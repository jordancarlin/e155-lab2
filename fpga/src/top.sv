==> flow/design.v <==
module adder(
  input  logic [3:0] s0, s1,
  output logic [4:0] sum
);
  assign sum = s0 + s1;
endmodule
module pulse #(parameter THRESHOLD = 1000) (
  input  logic       clk, reset,
  input  logic [3:0] s0, s1,
  output logic [3:0] s,
  output logic       disp0, disp1
);
  logic        ck_stb;
  logic [31:0] counter;
  always_ff @(posedge clk)
    ck_stb <= (counter == THRESHOLD-1'b1);
  always_ff @(posedge clk) begin
    if (ck_stb) begin
      disp0 <= ~disp0;
      s = disp0 ? s0 : s1;
      counter <= 0;
    end else if (reset) begin
      counter <= 0;
      disp0 <= 0;
    end else
      counter <= counter + 1;
  end
  assign disp1 = ~disp0;
endmodule
module seg_decoder(
  input logic [3:0] s,
  output logic [6:0] segs
);
  logic [6:0] segs_inverted;
  always_comb begin
    case(s)
      4'b0000: segs_inverted = 7'b0111111;  
      4'b0001: segs_inverted = 7'b0000110;  
      4'b0010: segs_inverted = 7'b1011011;  
      4'b0011: segs_inverted = 7'b1001111;  
      4'b0100: segs_inverted = 7'b1100110;  
      4'b0101: segs_inverted = 7'b1101101;  
      4'b0110: segs_inverted = 7'b1111101;  
      4'b0111: segs_inverted = 7'b0000111;  
      4'b1000: segs_inverted = 7'b1111111;  
      4'b1001: segs_inverted = 7'b1100111;  
      4'b1010: segs_inverted = 7'b1110111;  
      4'b1011: segs_inverted = 7'b1111100;  
      4'b1100: segs_inverted = 7'b0111001;  
      4'b1101: segs_inverted = 7'b1011110;  
      4'b1110: segs_inverted = 7'b1111001;  
      4'b1111: segs_inverted = 7'b1110001;  
    endcase
    segs = ~segs_inverted;
  end
endmodule
module top (
  input  logic       clk, reset,
  input  logic [3:0] s0, s1,
  output logic [4:0] leds,
  output logic [6:0] segs,
  output logic       disp0, disp1
);
  logic [3:0] s;
  adder adder (.s0, .s1, .sum(leds));
  pulse #(100000) pulse (.clk, .reset, .disp0, .disp1, .s, .s0, .s1);
  seg_decoder seg_decoder (.s, .segs(segs));
endmodule
From RTL to reports: top:

The steps from the RTL of top to its reports follow in flow order.
Line numbers count from 1 in the design file above.
Cell names lack the library's common part.
A cell with -- has no value.

* top module: top
* clock input: clk
* cell library: sky130hd
* library corner: tt_025C_1v80

After elaboration:

Source: Yosys, flattened and elaborated, memories not mapped. Widths are those after wreduce. Print and check cells do not count.
Yosys's memory passes give these memory sizes; they may raise the number of words (mostly to a power of two), join words into wider ones and drop unused or constant bits.

* reductions and logical operators: 2
* add/subtract/negate cells: 2
* bitwise operators: 2
* equality and inequality tests: 1
* muxes and demuxes: 4

Operator list (count)
* 32-bit by 1-bit adder with 32-bit output (second input constant): 1
* 32-bit by 17-bit equality test with 1-bit output (second input constant): 1
* 4-bit two-way mux: 2
* 7-bit NOT: 1
* 4-bit by 4-bit adder with 5-bit output: 1
* 2-bit nonzero test: 1
* 2-bit OR reduction: 1
* 1-bit two-way mux: 2
* 1-bit NOT: 1

* bits in registers: 38
* word width x clocked read ports: 7
* memories kept: 1
* ROM bits: 112
* input bits: 10

Memories
* (name not given): depth 16, width 7, rd ports 1, write ports 0, line 36 `case(s)`

Depth:

Depth = most cells in a row (Yosys ltp): at word level without a register or memory, in the mapped netlist without a sequential cell, where the memories' decode and read muxes count.

* depth after elaboration: 2
* ABC_AREA: 0
* depth in mapped cells: 9
* mapped depth without buffers: 8

After synthesis:

Source: synth_stat.txt of the flow (Yosys; design flattened, memories mapped). It holds for the ABC_AREA given above (unset counts as 0); a run with the other value may have another netlist.
Totals and module areas in this step are rounded.

Cells by type
* dfxtp_1: count 40, area in all 800.768 µm²
* edfxtp_1: count 5, area in all 150.144 µm²
* ha_1: count 12, area in all 150.144 µm²
* a21oi_1: count 20, area in all 100.096 µm²
* inv_1: count 22, area in all 82.579 µm²
* mux2i_1: count 8, area in all 80.077 µm²
* o31ai_1: count 10, area in all 75.072 µm²
* or4_1: count 10, area in all 75.072 µm²
* xnor2_1: count 7, area in all 61.309 µm²
* xor2_1: count 7, area in all 61.309 µm²
* nor2_1: count 16, area in all 60.058 µm²
* mux2_2: count 5, area in all 56.304 µm²
* nand2_1: count 15, area in all 56.304 µm²
* nand4_1: count 9, area in all 56.304 µm²
* nor4_1: count 8, area in all 50.048 µm²
* nand3_1: count 9, area in all 45.043 µm²
* o21ai_0: count 9, area in all 45.043 µm²
* and4_1: count 4, area in all 35.034 µm²

Not listed: further types 21, cells in them 51.

* chip area (Yosys): 0.00239 mm²
* buffer cells: 10
* sequential area: 0.000951 mm²
* flip-flops: 45
* mapped cells: 267

The figures by module come from a second, unflattened synthesis with its own total; it is not the netlist above.

* cell total of the unflattened synthesis: 256
* area (unflattened synthesis): 0.00218 mm²

Each row is one instance without its submodules.

Modules
* pulse #(THRESHOLD=100000): instances 1, area 0.00179 mm², sequential area 0.000811 mm², cells 203
* seg_decoder: instances 1, area 0.000254 mm², sequential area 0 mm², cells 37
* adder: instances 1, area 0.000136 mm², sequential area 0 mm², cells 16
* top: instances 1, area 0 mm², sequential area 0 mm², cells 0

Timing after synthesis:

Path of least setup slack by OpenSTA after synthesis, without wires, with an ideal clock, recovery checks aside; 20% of the period is set as input and as output delay. Where synthesis merged equal registers, the netlist keeps one of their names.

* kind: register to register
* start: register pulse.disp0
* end: register (name not given)
* data required time: 2531 ps
* buffers on the path: 1
* setup time: 79 ps
* clock period: 2610 ps
* arrival: 2056 ps
* stages: 10
* delay of the path: 2135 ps
* path slack: 475 ps
* synthesis period reached: 2135 ps

"delay of the path" is the arrival time less input delay plus setup time.
"stages": output pins that drive a net of the path, with the launching flip-flop's if there is one; two outputs of one cell count as two.
"synthesis period reached" is the clock period less the worst setup slack; recovery checks do not enter. This is arithmetic on one report: input and output delays are still those of the set period (20% each).
Between the ends stands the longest chain of elaborated cells between them, by number of cells; it is not shown to be the way that was timed. Of several equally long chains one is given.
A line is the first line of the expression or statement that the cell stems from. Yosys adds cells for indexed reads and writes and turns some case tables into memories.

* path through: edfxtp_1 > clkbuf_1 > mux2i_1 > nand2_1 > o21ai_0 > inv_1 > ha_1 > nand2b_1 > mux2_2 > a22oi_1
* length of the longest elaborated chain: 2
* elaborated cells between the ends (all ways): 2
* those cells by class: 2 x mux

RTL lines, path after synthesis
* start, declared: line 11 `output logic       disp0, disp1`
* start, assigned: line 19 `disp0 <= ~disp0;`
* start, assigned: line 24 `disp0 <= 0;`
* 4-bit two-way mux: line 20 `s = disp0 ? s0 : s1;`
* 4-bit two-way mux

Worst path after layout:

Path of least setup slack in the final report of flow run 1 (OpenROAD, finished layout, wires in). Where an end is a register, its clock arrival counts in the times.
The path's times are printed in steps of 10 ps; the period is the one set.

* kind: input to output
* start: input s1[2]
* end: output leds[3]
* clock period: 2580 ps
* arrival: 1750 ps
* external output delay: 520 ps
* buffers on the path: 2
* external input delay: 520 ps
* data required time: 2060 ps
* stages: 5
* path slack: 320 ps

Between the ends stands the longest chain of elaborated cells between them, by number of cells; it is not shown to be the way that was timed. Of several equally long chains one is given.

* path through: clkdlybuf4s50_1 > ha_4 > a21oi_2 > xnor2_1 > buf_2
* length of the longest elaborated chain: 1
* elaborated cells between the ends (all ways): 1
* those cells by class: 1 x add/sub

RTL lines, path after layout
* start, declared: line 59 `input  logic [3:0] s0, s1,`
* 4-bit by 4-bit adder with 5-bit output: line 5 `assign sum = s0 + s1;`
* end, declared: line 60 `output logic [4:0] leds,`

Hand-over note for top

Measured data: module top, platform sky130hd, 2 stored runs of the flow under differing settings, order arbitrary. Input and output delays are each 20% of the period that was set; the output load is 0.01 pF.
"clock period reached": clock period set for the run, less the worst setup slack. It is reckoned from that one timing run; input and output delays stay at 20% of the period that was set.
"critical path time": the worst setup path's part of the clock period (all of it between registers, 20% less for each end at a port) less its slack. A launch clock that arrives late makes it longer, a capture clock that arrives late makes it shorter.
"total power of the final layout": no workload was simulated; the value follows from the tool's default switching activity.
"critical path time" is given in steps of 10 ps.
Measured values are rounded.

### Flow run 1

Settings: `period_ns=2.58`, `CORE_UTILIZATION=61`, `SETUP_SLACK_MARGIN=0.36`, `PLACE_DENSITY_LB_ADDON=0.14`, `TNS_END_PERCENT=15`, `CTS_CLUSTER_SIZE=17`, `CAP_MARGIN=20`, `CORE_MARGIN=2`, `SLEW_MARGIN=20`

- Lowest hold slack: 492 ps
- Post-route setup TNS: 0 ps
- Setup slack of the critical path: 315 ps
- Overall die area: 0.00444 mm²
- Standard-cell area of the final layout: 0.00282 mm²
- Chip area after synthesis (Yosys): 0.00239 mm²
- Utilization of the finished layout: 75.9%
- Total power of the final layout: 1220 µW
- Critical path time: 1230 ps
- Critical path kind: input to output
- Clock period reached: 2265 ps

### Flow run 2

Settings: `period_ns=2.4`, `CORE_UTILIZATION=66`, `SETUP_SLACK_MARGIN=-0.16`, `PLACE_DENSITY_LB_ADDON=0.06`, `CORE_ASPECT_RATIO=1.28`, `CELL_PAD_IN_SITES_GLOBAL_PLACEMENT=1`, `TNS_END_PERCENT=25`, `GPL_TIMING_DRIVEN=1`, `CAP_MARGIN=20`, `CORE_MARGIN=2`, `SLEW_MARGIN=20`

Incomplete, placement halted on FLW-0024.

End of note.
